==> flow/design.v <==
module BranchPredictor_AlwaysTaken(
    input reset,
    input clk,
    input [31:0] update_pc,
    input [31:0] update_BTB,
    input update_taken,
    input [31:0] current_pc,
    output [31:0] predicted_next_pc,
    output predicted_branch_taken
    );
	integer i;
	wire [4:0] update_index;
	wire [4:0] predict_index;
	assign update_index = update_pc[4:0];
	assign predict_index = current_pc[4:0];
	reg [31:0] 		BTB[0:31];  
	reg [26:0] 		tag[0:31];  
	reg 	 	  valid[0:31];
	always @(posedge clk) begin
		if (reset) begin
    		for (i = 0; i < 32; i = i + 1) begin
    			BTB[i] <= 32'b0;
				tag[i] <= 27'b0;
				valid[i] <= 1'b0;
			end
    	end
    	else begin
			if (update_pc != ~32'b0) begin
				tag[update_index] <= update_pc[31:5];
				BTB[update_index] <= update_BTB;
				valid[update_index] <= 1'b1;
			end
    	end
  	end
	assign predicted_next_pc = (valid[predict_index]) && (tag[predict_index] == current_pc[31:5])
								? BTB[predict_index]
								: current_pc + 4;
	assign predicted_branch_taken = (valid[predict_index]) && (tag[predict_index] == current_pc[31:5])
								? 1'b1
								: 1'b0;
endmodule
**Reports on BranchPredictor_AlwaysTaken**

The steps from the RTL of BranchPredictor_AlwaysTaken to its reports follow in flow order.
Line numbers count from 1 in the design file above.
A cell with n/a has no value.

- Design top: BranchPredictor_AlwaysTaken
- Clock input: clk
- Standard-cell library: sky130hd
- Timing corner: tt_025C_1v80

**Word level**

Yosys after proc, flatten, opt, wreduce and memory -nomap, before mapping. Enables and synchronous resets that opt folds into registers are not counted as muxes. Memory bits, and registers merged into a memory's read port (data or address), are not among the register bits. Print and check cells are not counted. Equal cells are merged and count once.
Yosys's memory passes give these memory sizes; they may raise the number of words (mostly to a power of two), join words into wider ones and drop unused or constant bits.

- $add $sub $neg: 1
- Eq/ne operators: 2
- Muxes and demuxes: 11
- Reductions and logical operators: 1

Operators by type and width:

| kind | count |
|---|---|
| 32-bit two-way mux | 3 |
| 27-bit two-way mux | 2 |
| 32-bit by 3-bit adder with 32-bit output with constant B | 1 |
| 32-bit != test with constant B | 1 |
| 27-bit == test | 1 |
| 5-bit two-way mux | 2 |
| 1-bit two-way mux | 4 |
| 1-bit logical AND | 1 |

- Register bits: 0
- RAM bits: 1920
- Memory cells: 3
- Output and inout bits: 33
- Word-level cells: 18

Memories:

| name | words | bits a word | line | RTL |
|---|---|---|---|---|
| BTB | 32 | 32 | 16 | `reg [31:0] BTB[0:31];` |
| tag | 32 | 27 | 17 | `reg [26:0] tag[0:31];` |
| valid | 32 | 1 | 18 | `reg valid[0:31];` |

**Longest topological paths**

Longest topological path by Yosys (ltp), each cell counted once; first at word level (registers and memories cut), then after technology mapping (sequential cells cut; the memories' decode and read muxes count).

- Depth after elaboration: 3
- ABC_AREA: 0
- Mapped depth: 17
- Gate-level depth less buffers: 10

**Mapped cells and area**

The flow's flattened synthesis, as Yosys stat reports it; memories are mapped. The netlist is that of the ABC_AREA named above (0 if unset); the other value can give another one.
Totals and module areas in this step are rounded.

Cells by type:

| type | count |
|---|---|
| sky130_fd_sc_hd__edfxtp_1 | 1888 |
| sky130_fd_sc_hd__mux4_2 | 469 |
| sky130_fd_sc_hd__and2_1 | 1570 |
| sky130_fd_sc_hd__and3_1 | 363 |
| sky130_fd_sc_hd__clkbuf_1 | 492 |
| sky130_fd_sc_hd__mux2i_1 | 160 |
| sky130_fd_sc_hd__dfxtp_1 | 32 |
| sky130_fd_sc_hd__a22oi_1 | 47 |
| sky130_fd_sc_hd__a211oi_2 | 26 |
| sky130_fd_sc_hd__buf_2 | 59 |
| sky130_fd_sc_hd__xnor2_1 | 31 |
| sky130_fd_sc_hd__a21o_1 | 32 |
| sky130_fd_sc_hd__a211oi_1 | 29 |
| sky130_fd_sc_hd__o221ai_1 | 23 |
| sky130_fd_sc_hd__a21oi_1 | 39 |
| sky130_fd_sc_hd__o22ai_1 | 31 |
| sky130_fd_sc_hd__nand2_1 | 48 |
| sky130_fd_sc_hd__nor2_1 | 48 |

Not listed: further types 39, cells in them 247.

- Cell count: 5634
- Chip area (Yosys): 87830 µm²
- Mapped flip-flops: 1920
- Buffer cells: 597

**Worst setup path after synthesis**

Source: OpenSTA report_checks on the synthesized netlist (no wires, ideal clock, input and output delay 20% of the period each), path of least setup slack; recovery checks are left aside. Register names are those of the netlist, which keeps one name where synthesis merged equal registers.

- Path kind: input to register
- Start: in update_pc[2]
- End: mem BTB[10][0]
- Period: 7.67 ns
- Input delay: 1.534 ns
- Library setup time: 0.557 ns
- Time at the first pin: 1.534 ns
- Arrival: 6.428 ns
- Data required time: 7.113 ns
- Path slack: 0.684 ns
- Delay of the path: 5.451 ns
- Stages: 3
- Path buffers: 1
- Synthesis period reached: 6.986 ns

"delay of the path" = arrival - input delay + setup time.
"stages": output pins that drive a net of the path, with the launching flip-flop's if there is one; two outputs of one cell count as two.
"synthesis period reached" = period - worst setup slack (recovery checks aside). The figure is calculated, with input and output delays left at 20% of the set period.
The rows between start and end are the longest chain of elaborated cells between them; the timing report does not say that the signal goes this way. Where chains are equally long, one stands for them.
Each line given opens the expression or statement behind the cell; cells for indexed reads and writes are added by Yosys, which also makes memories of some case tables.
Only ways into the end's enable, where the timed path ends, are counted here.

- Cells stage by stage: sky130_fd_sc_hd__clkbuf_1 > sky130_fd_sc_hd__or3b_2 > sky130_fd_sc_hd__o21ai_0
- Cells in the longest elaborated chain: 3
- Elaborated cells on any way between the ends: 5
- Source lines of those cells: 2
- Classes of those cells: eq/ne (1); mux (4)

Ends and longest elaborated chain, post-synthesis:

| element | line | RTL |
|---|---|---|
| start, declared | 4 | `input [31:0] update_pc,` |
| 32-bit != test | 28 | `if (update_pc != ~32'b0) begin` |
| 5-bit two-way mux | 28 |  |
| 5-bit two-way mux | 20 | `if (reset) begin` |
| end, declared | 16 | `reg [31:0] BTB[0:31];` |

**Worst path after layout**

Path of least setup slack in the final report of flow run A (OpenROAD, finished layout, wires in). Where an end is a register, its clock arrival counts in the times.

- Path kind: input to output
- Start: in current_pc[2]
- End: out predicted_next_pc[5]
- Period: 8.73 ns
- Input delay: 1.75 ns
- External output delay: 1.75 ns
- Time at the first pin: 1.75 ns
- Arrival: 5.90 ns
- Data required time: 6.98 ns
- Path slack: 1.08 ns
- Stages: 17
- Path buffers: 7

The rows between start and end are the longest chain of elaborated cells between them; the timing report does not say that the signal goes this way. Where chains are equally long, one stands for them.
A memory read counts as a cell of the chain, while the word-level depth stops at memories.

- Cells stage by stage: sky130_fd_sc_hd__clkbuf_16 > sky130_fd_sc_hd__nand3b_1 > sky130_fd_sc_hd__buf_4 > sky130_fd_sc_hd__buf_12 > sky130_fd_sc_hd__o22ai_1 > sky130_fd_sc_hd__a211oi_4 > sky130_fd_sc_hd__a22oi_2 > sky130_fd_sc_hd__xnor2_2 > sky130_fd_sc_hd__o211ai_1 > sky130_fd_sc_hd__or4_4 > sky130_fd_sc_hd__or4_4 > sky130_fd_sc_hd__buf_12 > sky130_fd_sc_hd__buf_8 > sky130_fd_sc_hd__mux2i_2 > sky130_fd_sc_hd__a211oi_2 > sky130_fd_sc_hd__buf_4 > sky130_fd_sc_hd__buf_6
- Cells in the longest elaborated chain: 4
- Elaborated cells on any way between the ends: 7
- Classes of those cells: add/sub (1); eq/ne (1); mux (1); reduce/logical (1); memory (3)

Ends and longest elaborated chain, post-layout:

| element | line | RTL |
|---|---|---|
| start, declared | 7 | `input [31:0] current_pc,` |
| memory read 32 x 27 bit | 17 | `reg [26:0] tag[0:31];` |
| 27-bit == test | 35 | `assign predicted_next_pc = (valid[predict_index]) && (tag[predict_index] == current_pc[31:5])` |
| 1-bit logical AND | 35 |  |
| 32-bit two-way mux | 35 |  |
| end, declared | 8 | `output [31:0] predicted_next_pc,` |

Wiki page: BranchPredictor_AlwaysTaken / flow data

2 stored runs of BranchPredictor_AlwaysTaken in the flow (synthesis by Yosys, layout by OpenROAD, sky130hd cells), in arbitrary order. Constraints: input delay and output delay 20% of the set period each, output load 0.01 pF.
"achieved clock period" is the run's clock period less its worst setup slack. It is reckoned from that one timing run; input and output delays stay at 20% of the period that was set.
"time used up by the worst setup path": the worst setup path's part of the clock period (all of it between registers, 20% less for each end at a port) less its slack. A launch clock that arrives late makes it longer, a capture clock that arrives late makes it shorter.
Results are given in rounded form.
Among the settings, - means not set for that run.

| item | flow run A | flow run B |
|---|---|---|
| period_ns | 8.73 | 14.7 |
| CORE_UTILIZATION | 44 | 40 |
| SETUP_SLACK_MARGIN | 1.88 | - |
| CORE_MARGIN | 3 | 2 |
| CELL_PAD_IN_SITES_GLOBAL_PLACEMENT | 1 | - |
| CAP_MARGIN | 20 | 20 |
| SLEW_MARGIN | 20 | 20 |
| full die area (µm²) | 205000 | 223300 |
| utilization in the final report | 0.51 | 0.449 |
| Yosys chip area after synthesis (µm²) | 87830 | 87830 |
| setup slack of the worst path (ns) | 1.082 | 2.608 |
| summed negative setup slack (ns) | 0.000 | 0.000 |
| time used up by the worst setup path (ns) | 4.16 | 6.21 |
| critical path kind | input to output | input to output |
| achieved clock period (ns) | 7.648 | 12.092 |
